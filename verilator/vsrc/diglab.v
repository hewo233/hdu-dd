==> flow/design.v <==
module diglab(
    input clk,
    input rst,
    input [1:0] SW,
    output [2:0] which,
    output [7:0] seg,
    output enable
);
reg [31:0] data_use;
parameter [31:0] data1 = 305419896;
parameter [31:0] data2 = 87654321;
parameter [31:0] data3 = 13572468;
always @(posedge clk) begin
    case(SW)
        2'b00: data_use <= 32'h00000000;
        2'b01: data_use <= data1;
        2'b10: data_use <= data2;
        2'b11: data_use <= data3;
    endcase
end
assign enable = (SW == 2'b00) ? 0 : 1;
reg [2:0] which_reg;
reg need_zero;
always @(posedge clk) begin
    if (rst) begin
        which_reg <= 3'b000;
        need_zero <= 0;
    end else if(!need_zero) begin
        which_reg <= 0;
        need_zero <= 1;
    end else begin
        which_reg <= (which_reg == 3'b111) ? 3'b000 : which_reg + 1;
    end
end
reg [3:0] seg_data;
reg [7:0] using;
always @(*) begin
    case(which)
        3'b000: begin
            seg_data <= data_use[31:28];
            using[7:0] <= 8'b1000_0000;
        end
        3'b001: begin
            seg_data <= data_use[27:24];
            using[7:0] <= 8'b0100_0000;
        end
        3'b010: begin
            seg_data <= data_use[23:20];
            using[7:0] <= 8'b0010_0000;
        end
        3'b011: begin
            seg_data <= data_use[19:16];
            using[7:0] <= 8'b0001_0000;
        end
        3'b100: begin
            seg_data <= data_use[15:12];
            using[7:0] <= 8'b0000_1000;
        end
        3'b101: begin
            seg_data <= data_use[11:8];
            using[7:0] <= 8'b0000_0100;
        end
        3'b110: begin
            seg_data <= data_use[7:4];
            using[7:0] <= 8'b0000_0010;
        end
        3'b111: begin
            seg_data <= data_use[3:0];
            using[7:0] <= 8'b0000_0001;
        end
    endcase
end
assign which = which_reg;
wire [7:0] seg_out7, seg_out6, seg_out5, seg_out4, seg_out3, seg_out2, seg_out1, seg_out0;
eightseg TB7(
    .clk(clk),
    .data_in(seg_data),
    .used(using[7]),
    .seg(seg_out7)
);
eightseg TB6(
    .clk(clk),
    .data_in(seg_data),
    .used(using[6]),
    .seg(seg_out6)
);
eightseg TB5(
    .clk(clk),
    .data_in(seg_data),
    .used(using[5]),
    .seg(seg_out5)
);
eightseg TB4(
    .clk(clk),
    .data_in(seg_data),
    .used(using[4]),
    .seg(seg_out4)
);
eightseg TB3(
    .clk(clk),
    .data_in(seg_data),
    .used(using[3]),
    .seg(seg_out3)
);
eightseg TB2(
    .clk(clk),
    .data_in(seg_data),
    .used(using[2]),
    .seg(seg_out2)
);
eightseg TB1(
    .clk(clk),
    .data_in(seg_data),
    .used(using[1]),
    .seg(seg_out1)
);
eightseg TB0(
    .clk(clk),
    .data_in(seg_data),
    .used(using[0]),
    .seg(seg_out0)
);
reg [7:0] seg_out;
always @(*) begin
    case (which_reg)
        3'b000: seg_out <= seg_out7;
        3'b001: seg_out <= seg_out6;
        3'b010: seg_out <= seg_out5;
        3'b011: seg_out <= seg_out4;
        3'b100: seg_out <= seg_out3;
        3'b101: seg_out <= seg_out2;
        3'b110: seg_out <= seg_out1;
        3'b111: seg_out <= seg_out0;
    endcase
end
assign seg = seg_out;
endmodule
module eightseg (
    input clk,
    input [3:0] data_in,
    input used,
    output [7:0] seg
);
reg [7:0] seg_nor;
always @(*) begin
    case(data_in)
        4'b0000: seg_nor <= 8'b0000_0011;
        4'b0001: seg_nor <= 8'b1001_1111;
        4'b0010: seg_nor <= 8'b0010_0101;
        4'b0011: seg_nor <= 8'b0000_1101;
        4'b0100: seg_nor <= 8'b1001_1001;
        4'b0101: seg_nor <= 8'b0100_1001;
        4'b0110: seg_nor <= 8'b0100_0001;
        4'b0111: seg_nor <= 8'b0001_1111;
        4'b1000: seg_nor <= 8'b0000_0001;
        4'b1001: seg_nor <= 8'b0000_1001;
        4'b1010: seg_nor <= 8'b0001_0001;
        4'b1011: seg_nor <= 8'b1100_0001;
        4'b1100: seg_nor <= 8'b0110_0011;
        4'b1101: seg_nor <= 8'b1000_0101;
        4'b1110: seg_nor <= 8'b0110_0001;
        4'b1111: seg_nor <= 8'b0111_0001;
        default: seg_nor <= 8'b1111_1111;
    endcase
end
assign seg = used ? seg_nor : 8'b1111_1111;
endmodule
From RTL to reports: diglab --
The steps from the RTL of diglab to its reports follow in flow order. Line numbers count from 1 in the design file above. Operators carry their Yosys type and port widths (W data, S select, Z words). Cell names lack the library's common part. A cell with n/a has no value.
Set-up: design top diglab, clock input clk, library sky130hd, corner tt_025C_1v80

After elaboration --
Yosys after proc, flatten, opt, wreduce and memory -nomap, before mapping. Enables and synchronous resets that opt folds into registers are not counted as muxes. Memory bits, and registers merged into a memory's read port (data or address), are not among the register bits. Print and check cells are not counted. Yosys's memory passes give these memory sizes; they may raise the number of words (mostly to a power of two), join words into wider ones and drop unused or constant bits.
Bit counts: memory bits (read-only) 896, RAM bits 0, flip-flop bits (word level) 36, latch bits 0, memories 8, bits of input ports 4, output and inout bits 12, word-level cells 39, clocked read ports x word width 0
Operators by class: shifts and indexed selects 0, reductions and logical operators 3, $lt $le $gt $ge 0, bitwise logic cells 1, divide/modulo/power cells 0, muxes and demuxes 13, multiply operators 0, equality and inequality tests 10, $add $sub $neg 1
Memories:
- (name not given) | words 16, width 7, read ports 1, write ports 0, RTL line 146 | case(data_in)
- (name not given) | words 16, width 7, read ports 1, write ports 0, RTL line 146
- (name not given) | words 16, width 7, read ports 1, write ports 0, RTL line 146
- (name not given) | words 16, width 7, read ports 1, write ports 0, RTL line 146
- (name not given) | words 16, width 7, read ports 1, write ports 0, RTL line 146
- (name not given) | words 16, width 7, read ports 1, write ports 0, RTL line 146
Further memories, not shown: 2.
Operator list (count):
- $pmux W32 S4 | 1
- $pmux W8 S8 | 2
- $mux W8 | 8
- $pmux W4 S8 | 1
- $eq A3 B3 Y1 const B | 4
- $eq A3 B2 Y1 const B | 2
- $eq A2 B2 Y1 const B | 2
- $add A3 B1 Y3 const B | 1
- $eq A3 B1 Y1 const B | 1
- $logic_not A3 Y1 | 1
- $reduce_or A3 Y1 | 1
- $eq A2 B1 Y1 const B | 1
- $logic_not A2 Y1 | 1
- $not A1 Y1 | 1
- $mux W1 | 1

Longest topological paths --
Yosys ltp: most cells in a row. Word level: on the elaborated netlist, between registers, memories and ports. Mapped: between sequential cells and ports; inverters and the memories' decode and read muxes count.
Logic depth: depth in word-level cells 4, ABC_AREA 1, depth in mapped cells 17, mapped depth without buffers 17

Netlist --
Source: synth_stat.txt of the flow (Yosys; design flattened, memories mapped). It holds for the ABC_AREA given above (unset counts as 0); a run with the other value may have another netlist. Totals and module areas in this step are rounded.
Cell types:
- dfxtp_1 | count 11, total area 220.211 um^2
- ha_1 | count 17, total area 212.704 um^2
- nand2_1 | count 48, total area 180.173 um^2
- nand3_1 | count 17, total area 85.082 um^2
- inv_1 | count 22, total area 82.579 um^2
- nor2_1 | count 16, total area 60.058 um^2
- nand2_4 | count 3, total area 33.782 um^2
- nand2_2 | count 5, total area 31.28 um^2
- nand3_2 | count 3, total area 30.029 um^2
- nor2_4 | count 2, total area 22.522 um^2
- nand2_8 | count 1, total area 20.019 um^2
- buf_4 | count 2, total area 15.014 um^2
- nand4_1 | count 2, total area 12.512 um^2
- nor2_2 | count 2, total area 12.512 um^2
- buf_6 | count 1, total area 11.261 um^2
- a21oi_1 | count 2, total area 10.01 um^2
- o21ai_0 | count 2, total area 10.01 um^2
- nand3b_1 | count 1, total area 7.507 um^2
Not listed: further types 7, cells in them 7.
Mapped netlist: flip-flops 11, area of sequential cells 220 um^2, buffers 3, cells in the netlist 164, synthesis area 1100 um^2

Worst setup path after synthesis --
Source: OpenSTA report_checks on the synthesized netlist (no wires, ideal clock, input and output delay 20% of the period each), path of least setup slack; recovery checks are left aside. Register names are those of the netlist, which keeps one name where synthesis merged equal registers.
Timing post-synthesis: kind reg2out, start register which_reg[1], end output port seg[7], required time 2288 ps, launch time at the first pin 0 ps, stages 15, clock period 2860 ps, buffers on the path 0, path delay 2007 ps, output delay 572 ps, arrival time 2007 ps, setup slack 281 ps, period reached after synthesis 2579 ps
"path delay" is the arrival time less input delay plus setup time. At an output port there is no setup time. "stages" counts driving pins, that of a launching flip-flop among them; a cell with two outputs on the path counts twice. "period reached after synthesis" = period - worst setup slack (recovery checks aside). The figure is calculated, with input and output delays left at 20% of the set period. Between the ends stands the longest chain of elaborated cells between them, by number of cells; it is not shown to be the way that was timed. Of several equally long chains one is given. A line is the first line of the expression or statement that the cell stems from. Yosys adds cells for indexed reads and writes and turns some case tables into memories. A memory read counts as a cell of the chain, while the word-level depth stops at memories. A register here has more assigning lines than the two given.
On the way, post-synthesis: cells stage by stage dfxtp_1 inv_1 ha_1 nor2_2 nand2_4 o21ai_0 nor2_1 nand2_1 nand2_2 inv_1 ha_1 nand3_1 nand3_1 nand2_1 a21oi_1, cells in the longest elaborated chain 5, elaborated cells between the ends (all ways) 27, classes of those cells eq/ne: 7; mux: 11; reduce/logical: 1; memory: 8
RTL lines, path post-synthesis:
- start, declared | RTL line 22 | reg [2:0] which_reg;
- start, assigned | RTL line 26 | which_reg <= 3'b000;
- start, assigned | RTL line 32 | which_reg <= (which_reg == 3'b111) ? 3'b000 : which_reg + 1;
- $eq A3 B3 Y1 | RTL line 38 | case(which)
- $pmux W4 S8 | RTL line 38
- $mem_v2 Z16 W7 | RTL line 146 | case(data_in)
- $mux W8 | RTL line 166 | assign seg = used ? seg_nor : 8'b1111_1111;
- $pmux W8 S8 | RTL line 125 | case (which_reg)
- end, declared | RTL line 6 | output [7:0] seg,

Worst path after layout --
Path of least setup slack in the final report of flow run 1 (OpenROAD, finished layout, wires in). Where an end is a register, its clock arrival counts in the times. The path's times are printed in steps of 10 ps; the period is the one set.
Timing after layout: kind reg2out, start register which_reg[0], end output port seg[4], required time 2260 ps, arrival time 2230 ps, clock period 2820 ps, launch time at the first pin 230 ps, output delay 560 ps, stages 18, setup slack 20 ps, buffers on the path 2
Between the ends stands the longest chain of elaborated cells between them, by number of cells; it is not shown to be the way that was timed. Of several equally long chains one is given. A memory read counts as a cell of the chain, while the word-level depth stops at memories. A register here has more assigning lines than the two given.
On the way, after layout: cells stage by stage dfxtp_4 inv_2 ha_4 inv_2 nor2_4 nand2_2 nand2_1 nor2_1 nand2_1 nand2_2 buf_4 ha_4 nand3_2 nand3_2 nand3_1 nand2_1 inv_1 buf_6, cells in the longest elaborated chain 5, elaborated cells between the ends (all ways) 27, classes of those cells eq/ne: 7; mux: 11; reduce/logical: 1; memory: 8
RTL lines, path after layout:
- start, declared | RTL line 22 | reg [2:0] which_reg;
- start, assigned | RTL line 26 | which_reg <= 3'b000;
- start, assigned | RTL line 32 | which_reg <= (which_reg == 3'b111) ? 3'b000 : which_reg + 1;
- $eq A3 B3 Y1 | RTL line 38 | case(which)
- $pmux W4 S8 | RTL line 38
- $mem_v2 Z16 W7 | RTL line 146 | case(data_in)
- $mux W8 | RTL line 166 | assign seg = used ? seg_nor : 8'b1111_1111;
- $pmux W8 S8 | RTL line 125 | case (which_reg)
- end, declared | RTL line 6 | output [7:0] seg,

Wiki page: diglab / flow data

Flow measurements of diglab on sky130hd: 2 stored runs with different settings, listed in no order. Input and output delays are each 20% of the period that was set; the output load is 0.01 pF.
"achieved clock period" is the run's clock period less its worst setup slack. It is reckoned from that one timing run; input and output delays stay at 20% of the period that was set.
"worst setup path time" means the part of the period allowed to the worst setup path (the constraints hold back 20% at inputs and 20% at outputs) less its slack; where the path has registers, the arrival times of their clocks count too.
"power" rests on the timing tool's default activity at the inputs, not on a simulated workload.
"worst setup path time" is known to 10 ps.
The measured numbers are rounded.
[flow run 1] settings: period_ns=2.82, CORE_UTILIZATION=44, PLACE_DENSITY_LB_ADDON=0.22, CORE_ASPECT_RATIO=1.61, TNS_END_PERCENT=30, ABC_AREA=1, GPL_TIMING_DRIVEN=0, CAP_MARGIN=5, SLEW_MARGIN=5, CORE_MARGIN=2
[flow run 1] result: chip area after synthesis (Yosys) 1100 um^2, die area 2900 um^2, standard-cell area of the final layout 1700 um^2, utilization 72 %, worst setup slack after layout 25 ps, total negative slack 0 ps, worst hold slack 470 ps, power 0.50 mW, achieved clock period 2795 ps, worst setup path time 2230 ps, worst setup path kind reg2out
[flow run 2] settings: period_ns=4.85, CORE_UTILIZATION=34, SETUP_SLACK_MARGIN=0.24, PLACE_DENSITY_LB_ADDON=0.19, HOLD_SLACK_MARGIN=0.05, ABC_AREA=1, GPL_ROUTABILITY_DRIVEN=0, SLEW_MARGIN=30, MAX_ROUTING_LAYER=met4, CAP_MARGIN=20, CORE_MARGIN=2
[flow run 2] result: chip area after synthesis (Yosys) 1100 um^2, die area 3700 um^2, standard-cell area of the final layout 1300 um^2, utilization 42 %, worst setup slack after layout 910 ps, total negative slack 0 ps, worst hold slack 470 ps, power 0.23 mW, achieved clock period 3939 ps, worst setup path time 2970 ps, worst setup path kind reg2out
